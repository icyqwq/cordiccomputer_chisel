==> flow/design.v <==
module Rotator(
  input         clock,
  input         reset,
  input  [15:0] io_in_x,
  input  [15:0] io_in_y,
  input  [15:0] io_in_a,
  output [15:0] io_out_x,
  output [15:0] io_out_y,
  output [15:0] io_out_a
);
  reg [15:0] xo;  
  reg [15:0] yo;  
  reg [15:0] ao;  
  wire  _T = $signed(io_in_a) < 16'sh0;  
  wire [12:0] _GEN_6 = io_in_y[15:3];  
  wire [15:0] _xo_T = {{3{_GEN_6[12]}},_GEN_6};  
  wire [15:0] _xo_T_3 = $signed(io_in_x) + $signed(_xo_T);  
  wire [12:0] _GEN_7 = io_in_x[15:3];  
  wire [15:0] _yo_T = {{3{_GEN_7[12]}},_GEN_7};  
  wire [15:0] _yo_T_3 = $signed(io_in_y) - $signed(_yo_T);  
  wire [15:0] _ao_T_2 = $signed(io_in_a) + 16'she9;  
  wire  _T_5 = ~reset;  
  wire  _T_6 = $signed(io_in_a) >= 16'sh0;  
  wire [15:0] _xo_T_7 = $signed(io_in_x) - $signed(_xo_T);  
  wire [15:0] _yo_T_7 = $signed(io_in_y) + $signed(_yo_T);  
  wire [15:0] _ao_T_5 = $signed(io_in_a) - 16'she9;  
  assign io_out_x = xo;  
  assign io_out_y = yo;  
  assign io_out_a = ao;  
  always @(posedge clock) begin
    if (reset) begin  
      xo <= 16'sh0;  
    end else if ($signed(io_in_a) < 16'sh0) begin  
      xo <= _xo_T_3;  
    end else if ($signed(io_in_a) >= 16'sh0) begin  
      xo <= _xo_T_7;  
    end else begin
      xo <= 16'sh0;  
    end
    if (reset) begin  
      yo <= 16'sh0;  
    end else if ($signed(io_in_a) < 16'sh0) begin  
      yo <= _yo_T_3;  
    end else if ($signed(io_in_a) >= 16'sh0) begin  
      yo <= _yo_T_7;  
    end else begin
      yo <= 16'sh0;  
    end
    if (reset) begin  
      ao <= 16'sh0;  
    end else if ($signed(io_in_a) < 16'sh0) begin  
      ao <= _ao_T_2;  
    end else if ($signed(io_in_a) >= 16'sh0) begin  
      ao <= _ao_T_5;  
    end else begin
      ao <= 16'sh0;  
    end
  end
endmodule
# ---- Tool chain data of Rotator
# Tool output for the design above, in the order of the flow.
# Line numbers count from 1 in the design file above.
# Operators: Yosys type, input widths -> output width; for muxes data width and select width s.
# Library cell names are shortened.
# The mark - stands for no value.
dict set report setup {
  design {Rotator}
  clock {clock}
  cell_library {sky130hd}
  pvt_corner {tt_025C_1v80}
}

# ---- Elaborated design
# Yosys after proc, flatten, opt, wreduce and memory -nomap, before mapping. Enables and synchronous resets that opt folds into registers are not counted as muxes. Memory bits, and registers merged into a memory's read port (data or address), are not among the register bits. Print and check cells are not counted. Equal cells are merged and count once.
dict set report word_totals {
  elab_cells 17
  in_bits 50
  ff_bits 48
  output_inout_bits 48
}
dict set report classes {
  addsub 6
  muxes 6
  compare 2
}
# operator n
set op_table {}
lappend op_table {{$mux 16} 6}
lappend op_table {{$add 16x13->16} 2}
lappend op_table {{$sub 16x13->16} 2}
lappend op_table {{$ge 16x1->1 const B} 1}
lappend op_table {{$lt 16x1->1 const B} 1}
lappend op_table {{$add 16x9->16 const B} 1}
lappend op_table {{$sub 16x9->16 const B} 1}

# ---- Logic depth
# Longest topological path by Yosys (ltp), each cell counted once; first at word level (registers and memories cut), then after technology mapping (sequential cells cut; the memories' decode and read muxes count).
dict set report depth {
  word_depth 3
  abc_area 0
  depth_mapped 10
}

# ---- Synthesis result
# Source: synth_stat.txt of the flow (Yosys; design flattened, memories mapped). It holds for the ABC_AREA given above (unset counts as 0); a run with the other value may have another netlist.
dict set report synth_totals {
  ff_cells 48
  n_buf 24
  cells 595
  mapped_area_um2 4707.0
}
# type n type_area_um2
set by_type {}
lappend by_type {dfxtp_1 48 960.922}
lappend by_type {ha_1 63 788.256}
lappend by_type {nor2_1 83 311.549}
lappend by_type {a21oi_1 50 250.24}
lappend by_type {inv_1 58 217.709}
lappend by_type {xnor2_1 23 201.443}
lappend by_type {o21ai_0 27 135.13}
lappend by_type {fa_1 4 80.077}
lappend by_type {xor2_1 9 78.826}
lappend by_type {a31oi_1 12 75.072}
lappend by_type {mux2i_1 7 70.067}
lappend by_type {nand2_1 17 63.811}
lappend by_type {nor3_1 12 60.058}
lappend by_type {clkbuf_1 15 56.304}
lappend by_type {mux2_1 5 56.304}
lappend by_type {nand2b_1 9 56.304}
lappend by_type {nand4_1 9 56.304}
lappend by_type {nor2b_1 9 56.304}
# Not listed: further types 62, cells in them 135.

# ---- Timing after synthesis
# OpenSTA on the mapped netlist: ideal clock, no wires. The path of least setup slack (recovery checks aside). Input and output delay are each 20% of the period. Register names are those of the netlist, which keeps one name where synthesis merged equal registers.
dict set report synth_timing {
  kind {input to register}
  from {input port io_in_x[0]}
  to {register xo[14]}
  clock_period_ps 3760
  arrival_ps 2705
  n_path_buf 0
  path_delay_ps 2076
  in_delay_ps 752
  slack_ps 931
  driving_pins 10
  period_less_setup_slack_ps 2829
}
# "path_delay_ps" = arrival - input delay + setup time.
# "driving_pins": output pins that drive a net of the path, with the launching flip-flop's if there is one; two outputs of one cell count as two.
# "period_less_setup_slack_ps" = period - worst setup slack (recovery checks aside). The figure is calculated, with input and output delays left at 20% of the set period.
# Between the ends stands the longest chain of elaborated cells between them, by number of cells; it is not shown to be the way that was timed. Of several equally long chains one is given.
# Each line given opens the expression or statement behind the cell; cells for indexed reads and writes are added by Yosys, which also makes memories of some case tables.
# A register here has more assigning lines than the two given.
dict set report synth_via {
  cell_sequence {inv_1 ha_1 fa_1 nor2b_1 o31a_2 nor4b_4 o31a_1 o221a_1 a221oi_2 mux2_1}
  elab_chain_len 3
  cells_between 4
  cone_lines 4
  classes_between {add/sub: 2; mux: 2}
}
# element line
set synth_rtl {}
lappend synth_rtl {{from (decl)} 4} ;# input  [15:0] io_in_x,
lappend synth_rtl {{$sub 16x13->16} 24} ;# wire [15:0] _xo_T_7 = $signed(io_in_x) - $signed(_xo_T);
lappend synth_rtl {{$mux 16} 35} ;# end else if ($signed(io_in_a) >= 16'sh0) begin
lappend synth_rtl {{$mux 16} 33} ;# end else if ($signed(io_in_a) < 16'sh0) begin
lappend synth_rtl {{to (assign)} 34} ;# xo <= _xo_T_3;
lappend synth_rtl {{to (assign)} 36} ;# xo <= _xo_T_7;
lappend synth_rtl {{to (decl)} 11} ;# reg [15:0] xo;

# ---- Worst path after layout
# Path of least setup slack in the final report of flow run A (OpenROAD, finished layout, wires in). Where an end is a register, its clock arrival counts in the times.
# The path's times are printed in steps of 10 ps; the period is the one set.
dict set report layout_timing {
  kind {input to register}
  from {input port io_in_x[15]}
  to {register yo[14]}
  arrival_ps 2690
  n_path_buf 1
  clock_period_ps 2930
  driving_pins 9
  in_delay_ps 590
  slack_ps 440
}
# Between the ends stands the longest chain of elaborated cells between them, by number of cells; it is not shown to be the way that was timed. Of several equally long chains one is given.
# A register here has more assigning lines than the two given.
dict set report layout_via {
  cell_sequence {clkdlybuf4s50_1 inv_1 ha_1 inv_2 a21oi_1 o211ai_1 a31oi_2 a2111oi_4 mux2_4}
  elab_chain_len 3
  cells_between 4
  cone_lines 4
  classes_between {add/sub: 2; mux: 2}
}
# element line
set layout_rtl {}
lappend layout_rtl {{from (decl)} 4} ;# input  [15:0] io_in_x,
lappend layout_rtl {{$add 16x13->16} 25} ;# wire [15:0] _yo_T_7 = $signed(io_in_y) + $signed(_yo_T);
lappend layout_rtl {{$mux 16} 44} ;# end else if ($signed(io_in_a) >= 16'sh0) begin
lappend layout_rtl {{$mux 16} 42} ;# end else if ($signed(io_in_a) < 16'sh0) begin
lappend layout_rtl {{to (assign)} 43} ;# yo <= _yo_T_3;
lappend layout_rtl {{to (assign)} 45} ;# yo <= _yo_T_7;
lappend layout_rtl {{to (decl)} 12} ;# reg [15:0] yo;

Subject: flow runs of Rotator

Hi,

Top module Rotator; platform sky130hd; tools Yosys and OpenROAD; 2 stored runs in no particular order. Input and output delays are each 20% of the period that was set; the output load is 0.01 pF.
By "period_reached_ps" is meant the clock period of the run minus its worst setup slack. This is arithmetic on one report: input and output delays are still those of the set period (20% each).
"critical_path_time_ps" = time allowed to the worst setup path (clock period - input delay - output delay, where it has them) - its slack; a late launch clock adds to it, a late capture clock takes from it.
"total_power_mw" is the tool's figure for a default switching activity; nothing was simulated.
"critical_path_time_ps" is known to 10 ps.

[flow] flow run A: files
==> flow/run.sh <==
#!/bin/bash
# the make line also repeats the synthesis and layout settings of config.mk as NAME=value (left out here)
make -C /OpenROAD-flow-scripts/flow DESIGN_CONFIG=/design/flow/config.mk WORK_HOME=/design/flow/orfs CLKGATE_MAP_FILE= finish
==> flow/config.mk <==
export PLATFORM = sky130hd
export DESIGN_NAME = Rotator
export DESIGN_NICKNAME = Rotator
export VERILOG_FILES = /design/flow/design.v
export SDC_FILE = /design/flow/constraint.sdc
export NUM_CORES = 4
export LEC_CHECK = 0
export CAP_MARGIN = 20
export CELL_PAD_IN_SITES_GLOBAL_PLACEMENT = 2
export CORE_ASPECT_RATIO = 1.42
export CORE_MARGIN = 2
export CORE_UTILIZATION = 19
export MIN_ROUTING_LAYER = met1
export SETUP_SLACK_MARGIN = 0.4
export SLEW_MARGIN = 20
export TNS_END_PERCENT = 80
==> flow/constraint.sdc <==
create_clock -name core_clock -period 2.93 [get_ports {clock}]
set_input_delay 0.5860 -clock core_clock [delete_from_list [all_inputs] [get_ports {clock}]]
set_output_delay 0.5860 -clock core_clock [all_outputs]
set_load 0.01 [all_outputs]

[flow] flow run A: metrics
[metrics] final_setup_tns_ps = 0
[metrics] die_footprint_um2 = 26068.4
[metrics] yosys.chip_area_um2 = 4707.0
[metrics] timing.hold.ws_ps = 663
[metrics] critical_path_time_ps = 1900
[metrics] critical_path_kind = input to register
[metrics] period_reached_ps = 2491
[metrics] total_power_mw = 2.830
[metrics] worstSetupSlack_ps = 439
[metrics] utilization_pct = 31.8
[metrics] cell_area_final_um2 = 7743.7

[flow] flow run B: files
==> flow/run.sh <==
#!/bin/bash
# the make line also repeats the synthesis and layout settings of config.mk as NAME=value (left out here)
make -C /OpenROAD-flow-scripts/flow DESIGN_CONFIG=/design/flow/config.mk WORK_HOME=/design/flow/orfs CLKGATE_MAP_FILE= finish
==> flow/config.mk <==
export PLATFORM = sky130hd
export DESIGN_NAME = Rotator
export DESIGN_NICKNAME = Rotator
export VERILOG_FILES = /design/flow/design.v
export SDC_FILE = /design/flow/constraint.sdc
export NUM_CORES = 4
export LEC_CHECK = 0
export CAP_MARGIN = 20
export CELL_PAD_IN_SITES_DETAIL_PLACEMENT = 1
export CORE_MARGIN = 9
export CORE_UTILIZATION = 60
export CTS_CLUSTER_DIAMETER = 286
export CTS_CLUSTER_SIZE = 14
export GPL_ROUTABILITY_DRIVEN = 1
export GPL_TIMING_DRIVEN = 1
export HOLD_SLACK_MARGIN = -0.01
export MAX_ROUTING_LAYER = met5
export MIN_ROUTING_LAYER = met1
export PLACE_DENSITY_LB_ADDON = 0.26
export SLEW_MARGIN = 25
export TNS_END_PERCENT = 10
==> flow/constraint.sdc <==
create_clock -name core_clock -period 2.81 [get_ports {clock}]
set_input_delay 0.5620 -clock core_clock [delete_from_list [all_inputs] [get_ports {clock}]]
set_output_delay 0.5620 -clock core_clock [all_outputs]
set_load 0.01 [all_outputs]

[flow] flow run B: not finished: placement ended with error DPL-0033

Regards
